==> flow/design.v <==
module Digital_Stimuli_EMG (input CLK, input Reset, output reg[3:0] CH_Sel, output reg start );
integer count, end_count;
initial begin
	CH_Sel <= 4'b0000;
	start <= 1'b0;
	count = 0;
	end_count = 13;
end
always@(posedge CLK or posedge Reset) begin
	if (Reset == 1'b1) begin
		CH_Sel <= 0;
 		count = 0;   
	end else begin
  		if(count == 0) begin
			start <= 1'b1;
		end else begin
			start <= 1'b0;
		end		
		count = count + 1; 	
		if(count == end_count) begin
			count = 0;
			if (CH_Sel == 4'b1111) begin
       			CH_Sel <= 4'b0000;
      		end else begin
       			CH_Sel <= CH_Sel + 1;
			end
		end
    end
end
endmodule
# --- Reports on Digital_Stimuli_EMG ---
# The steps from the RTL of Digital_Stimuli_EMG to its reports follow in flow order.
# Lines are those of the file above, counted from 1.
# Operators carry their Yosys type and port widths (W data, S select, Z words).
# Cell names lack the library's common part.
design:
  design: "Digital_Stimuli_EMG"
  clk_port: "CLK"
  library: "sky130hd"
  lib_corner: "tt_025C_1v80"

# --- Word-level counts ---
# Yosys after proc, flatten, opt, wreduce and memory -nomap, before mapping. Enables and synchronous resets that opt folds into registers are not counted as muxes. Memory bits, and registers merged into a memory's read port (data or address), are not among the register bits. Print and check cells are not counted. Equal cells are merged and count once.
word_totals:
  output_inout_bits: 5
  memories: 0
  latch_bits: 0
  clocked_rd_ports_x_width: 0
  mem_bits_rw: 0
  inputBits: 2
  register_bits: 37
  elab_cells: 11
  mem_bits_ro: 0
op_classes:
  reduce_logical: 1
  div_mod_pow: 0
  mul: 0
  n_shift: 0
  add_sub_neg: 2
  eq_ne: 2
  n_logic: 0
  mux: 3
  cmp: 0
op_table:
  columns: ["cell", "n"]
  rows:
  - ["$add A32 B2 Y32 const B", 1]
  - ["$eq A32 B5 Y1 const B", 1]
  - ["$logic_not A32 Y1", 1]
  - ["$mux W32", 1]
  - ["$add A4 B1 Y4 const B", 1]
  - ["$eq A4 B4 Y1 const B", 1]
  - ["$mux W4", 1]
  - ["$mux W1", 1]

# --- Depth ---
# Yosys ltp: most cells in a row. Word level: on the elaborated netlist, between registers, memories and ports. Mapped: between sequential cells and ports; inverters and the memories' decode and read muxes count.
logic_depth:
  depth_word: 3
  ABC_AREA: 0
  mapped_depth: 11
  ltp_nobuf: 8

# --- After synthesis ---
# The flow's flattened synthesis, as Yosys stat reports it; memories are mapped. The netlist is that of the ABC_AREA named above (0 if unset); the other value can give another one.
# The area totals of this step are shown rounded.
mapped:
  mapped_area_um2: 2240
  seq_area_um2: 931
  buffers: 11
  cells: 237
  ff_cells: 37
types:
  columns: ["cell", "n", "type_area_um2"]
  rows:
  - ["dfrtp_1", 36, 900.864]
  - ["xnor2_1", 21, 183.926]
  - ["xor2_1", 12, 105.101]
  - ["nand3_1", 15, 75.072]
  - ["nand4_1", 11, 68.816]
  - ["nor4_1", 11, 68.816]
  - ["nand2_1", 17, 63.811]
  - ["nor2_1", 16, 60.058]
  - ["nor3_1", 12, 60.058]
  - ["and4_1", 5, 43.792]
  - ["and3_1", 6, 37.536]
  - ["ha_1", 3, 37.536]
  - ["inv_1", 10, 37.536]
  - ["or2_2", 5, 31.28]
  - ["buf_4", 4, 30.029]
  - ["edfxtp_1", 1, 30.029]
  - ["mux2_4", 2, 30.029]
  - ["and2_1", 4, 25.024]
# Other cell types: 31; their cells: 46.

# --- Path before layout ---
# Source: OpenSTA report_checks on the synthesized netlist (no wires, ideal clock, input and output delay 20% of the period each), path of least setup slack; recovery checks are left aside. Register names are those of the netlist, which keeps one name where synthesis merged equal registers.
synth_timing:
  kind: "reg-to-reg"
  start: "register count[0]"
  end: "register CH_Sel[0]"
  launch_ns: 0.000
  path_buffers: 2
  slack_ns: 1.343
  tclk_ns: 4.07
  t_arrival_ns: 2.602
  setup_ns: 0.125
  path_delay_ns: 2.727
  t_required_ns: 3.945
  driving_pins: 11
  synth_period_reached_ns: 2.727
# "path_delay_ns" is the arrival time less input delay plus setup time.
# "driving_pins": output pins that drive a net of the path, with the launching flip-flop's if there is one; two outputs of one cell count as two.
# "synth_period_reached_ns" = period - worst setup slack (recovery checks aside). The figure is calculated, with input and output delays left at 20% of the set period.
# The rows between start and end are the longest chain of elaborated cells between them; the timing report does not say that the signal goes this way. Where chains are equally long, one stands for them.
# A line is the first line of the expression or statement that the cell stems from. Yosys adds cells for indexed reads and writes and turns some case tables into memories.
# A register here has more assigning lines than the two given.
synth_between:
  path_cell_list: "dfrtp_1 > ha_1 > and3_1 > buf_2 > nand3_2 > nor4_1 > mux2_2 > and4_1 > and4b_1 > buf_6 > mux2_4"
  elab_chain_cells: 2
  cells_between: 2
  cone_lines: 2
  classes_between: "add/sub (1); eq/ne (1)"
synth_rtl:
  columns: ["item", "line_no", "source"]
  rows:
  - ["start: declaration", 2, "integer count, end_count;"]
  - ["start: assignment", 12, "count = 0;"]
  - ["start: assignment", 19, "count = count + 1;"]
  - ["$add A32 B2 Y32", 19, null]
  - ["$eq A32 B5 Y1", 20, "if(count == end_count) begin"]
  - ["end: assignment", 23, "CH_Sel <= 4'b0000;"]
  - ["end: assignment", 25, "CH_Sel <= CH_Sel + 1;"]
  - ["end: declaration", 1, "module Digital_Stimuli_EMG (input CLK, input Reset, output reg[3:0] CH_Sel, output reg start );"]

# --- Timing after layout ---
# From the final timing report of stored run 1: the path of least setup slack in the routed layout; clock arrival at registers is part of the times.
layout_timing:
  kind: "reg-to-reg"
  start: "register count[3]"
  end: "register CH_Sel[0]"
  setup_ns: 0.11
  path_buffers: 0
  driving_pins: 8
  slack_ns: 2.23
  t_required_ns: 5.78
  tclk_ns: 5.6
  launch_ns: 0.29
  t_arrival_ns: 3.55
# The rows between start and end are the longest chain of elaborated cells between them; the timing report does not say that the signal goes this way. Where chains are equally long, one stands for them.
# A register here has more assigning lines than the two given.
layout_between:
  path_cell_list: "dfrtp_1 > and4_1 > nand3_1 > or4_1 > a222oi_1 > and4_1 > and4b_1 > mux2_4"
  elab_chain_cells: 2
  cells_between: 2
  cone_lines: 2
  classes_between: "add/sub (1); eq/ne (1)"
layout_rtl:
  columns: ["item", "line_no", "source"]
  rows:
  - ["start: declaration", 2, "integer count, end_count;"]
  - ["start: assignment", 12, "count = 0;"]
  - ["start: assignment", 19, "count = count + 1;"]
  - ["$add A32 B2 Y32", 19, null]
  - ["$eq A32 B5 Y1", 20, "if(count == end_count) begin"]
  - ["end: assignment", 23, "CH_Sel <= 4'b0000;"]
  - ["end: assignment", 25, "CH_Sel <= CH_Sel + 1;"]
  - ["end: declaration", 1, "module Digital_Stimuli_EMG (input CLK, input Reset, output reg[3:0] CH_Sel, output reg start );"]

Data sheet: physical implementation of Digital_Stimuli_EMG

Top module Digital_Stimuli_EMG; platform sky130hd; tools Yosys and OpenROAD; 2 stored runs in no particular order. Input and output delays are each 20% of the period that was set; the output load is 0.01 pF.
"achieved_period_ns" means the clock period less the worst setup slack. The figure is calculated, with input and output delays left at 20% of the set period.
"critical_path_time_ns": the worst setup path's part of the clock period (all of it between registers, 20% less for each end at a port) less its slack. A launch clock that arrives late makes it longer, a capture clock that arrives late makes it shorter.
By "fin_power_mw" is meant OpenSTA's value without simulated activity: inputs other than the clock are taken to toggle once in ten clock periods, and the tool carries that through the logic.
Results are given in rounded form.

--- stored run 1 ---
==> flow/run.sh <==
#!/bin/bash
# the make line also repeats the synthesis and layout settings of config.mk as NAME=value (left out here)
make -C /OpenROAD-flow-scripts/flow DESIGN_CONFIG=/design/flow/config.mk WORK_HOME=/design/flow/orfs CLKGATE_MAP_FILE= finish
==> flow/config.mk <==
export PLATFORM = sky130hd
export DESIGN_NAME = Digital_Stimuli_EMG
export DESIGN_NICKNAME = Digital_Stimuli_EMG
export VERILOG_FILES = /design/flow/design.v
export SDC_FILE = /design/flow/constraint.sdc
export NUM_CORES = 4
export LEC_CHECK = 0
export CAP_MARGIN = 20
export CELL_PAD_IN_SITES_DETAIL_PLACEMENT = 1
export CORE_MARGIN = 7
export CORE_UTILIZATION = 49
export CTS_CLUSTER_SIZE = 78
export PLACE_DENSITY_LB_ADDON = 0.06
export SLEW_MARGIN = 5
export TNS_END_PERCENT = 45
==> flow/constraint.sdc <==
create_clock -name core_clock -period 5.6 [get_ports {CLK}]
set_input_delay 1.1200 -clock core_clock [delete_from_list [all_inputs] [get_ports {CLK}]]
set_output_delay 1.1200 -clock core_clock [all_outputs]
set_load 0.01 [all_outputs]

==> results, as YAML <==
results:
  final_cell_area_um2: 2380
  fin_power_mw: 0.455
  achieved_period_ns: 3.371
  fin_ws_ns: 2.23
  post_route_util_frac: 0.543
  tns_ns: 0.000
  design_die_area_um2: 6650
  timing.hold.ws_ns: 0.524
  synth_area_um2: 2240
  critical_path_time_ns: 3.37
  worst_path_kind: "reg-to-reg"

--- stored run 2 ---
==> flow/run.sh <==
#!/bin/bash
# the make line also repeats the synthesis and layout settings of config.mk as NAME=value (left out here)
make -C /OpenROAD-flow-scripts/flow DESIGN_CONFIG=/design/flow/config.mk WORK_HOME=/design/flow/orfs CLKGATE_MAP_FILE= finish
==> flow/config.mk <==
export PLATFORM = sky130hd
export DESIGN_NAME = Digital_Stimuli_EMG
export DESIGN_NICKNAME = Digital_Stimuli_EMG
export VERILOG_FILES = /design/flow/design.v
export SDC_FILE = /design/flow/constraint.sdc
export NUM_CORES = 4
export LEC_CHECK = 0
export CAP_MARGIN = 20
export CELL_PAD_IN_SITES_GLOBAL_PLACEMENT = 2
export CORE_MARGIN = 7
export CORE_UTILIZATION = 51
export CTS_CLUSTER_SIZE = 35
export GPL_ROUTABILITY_DRIVEN = 0
export GPL_TIMING_DRIVEN = 1
export MAX_ROUTING_LAYER = met5
export MIN_ROUTING_LAYER = met2
export PLACE_DENSITY_LB_ADDON = 0.15
export SETUP_SLACK_MARGIN = -0.04
export SLEW_MARGIN = 20
==> flow/constraint.sdc <==
create_clock -name core_clock -period 1.83 [get_ports {CLK}]
set_input_delay 0.3660 -clock core_clock [delete_from_list [all_inputs] [get_ports {CLK}]]
set_output_delay 0.3660 -clock core_clock [all_outputs]
set_load 0.01 [all_outputs]

==> results, as YAML <==
results:
  achieved_period_ns: 2.632
  critical_path_time_ns: 2.63
  worst_path_kind: "reg-to-reg"
  fin_power_mw: 1.51
  fin_ws_ns: -0.802
  design_die_area_um2: 6440
  timing.hold.ws_ns: 0.549
  final_cell_area_um2: 3340
  tns_ns: -5.86
  post_route_util_frac: 0.812
  synth_area_um2: 2240
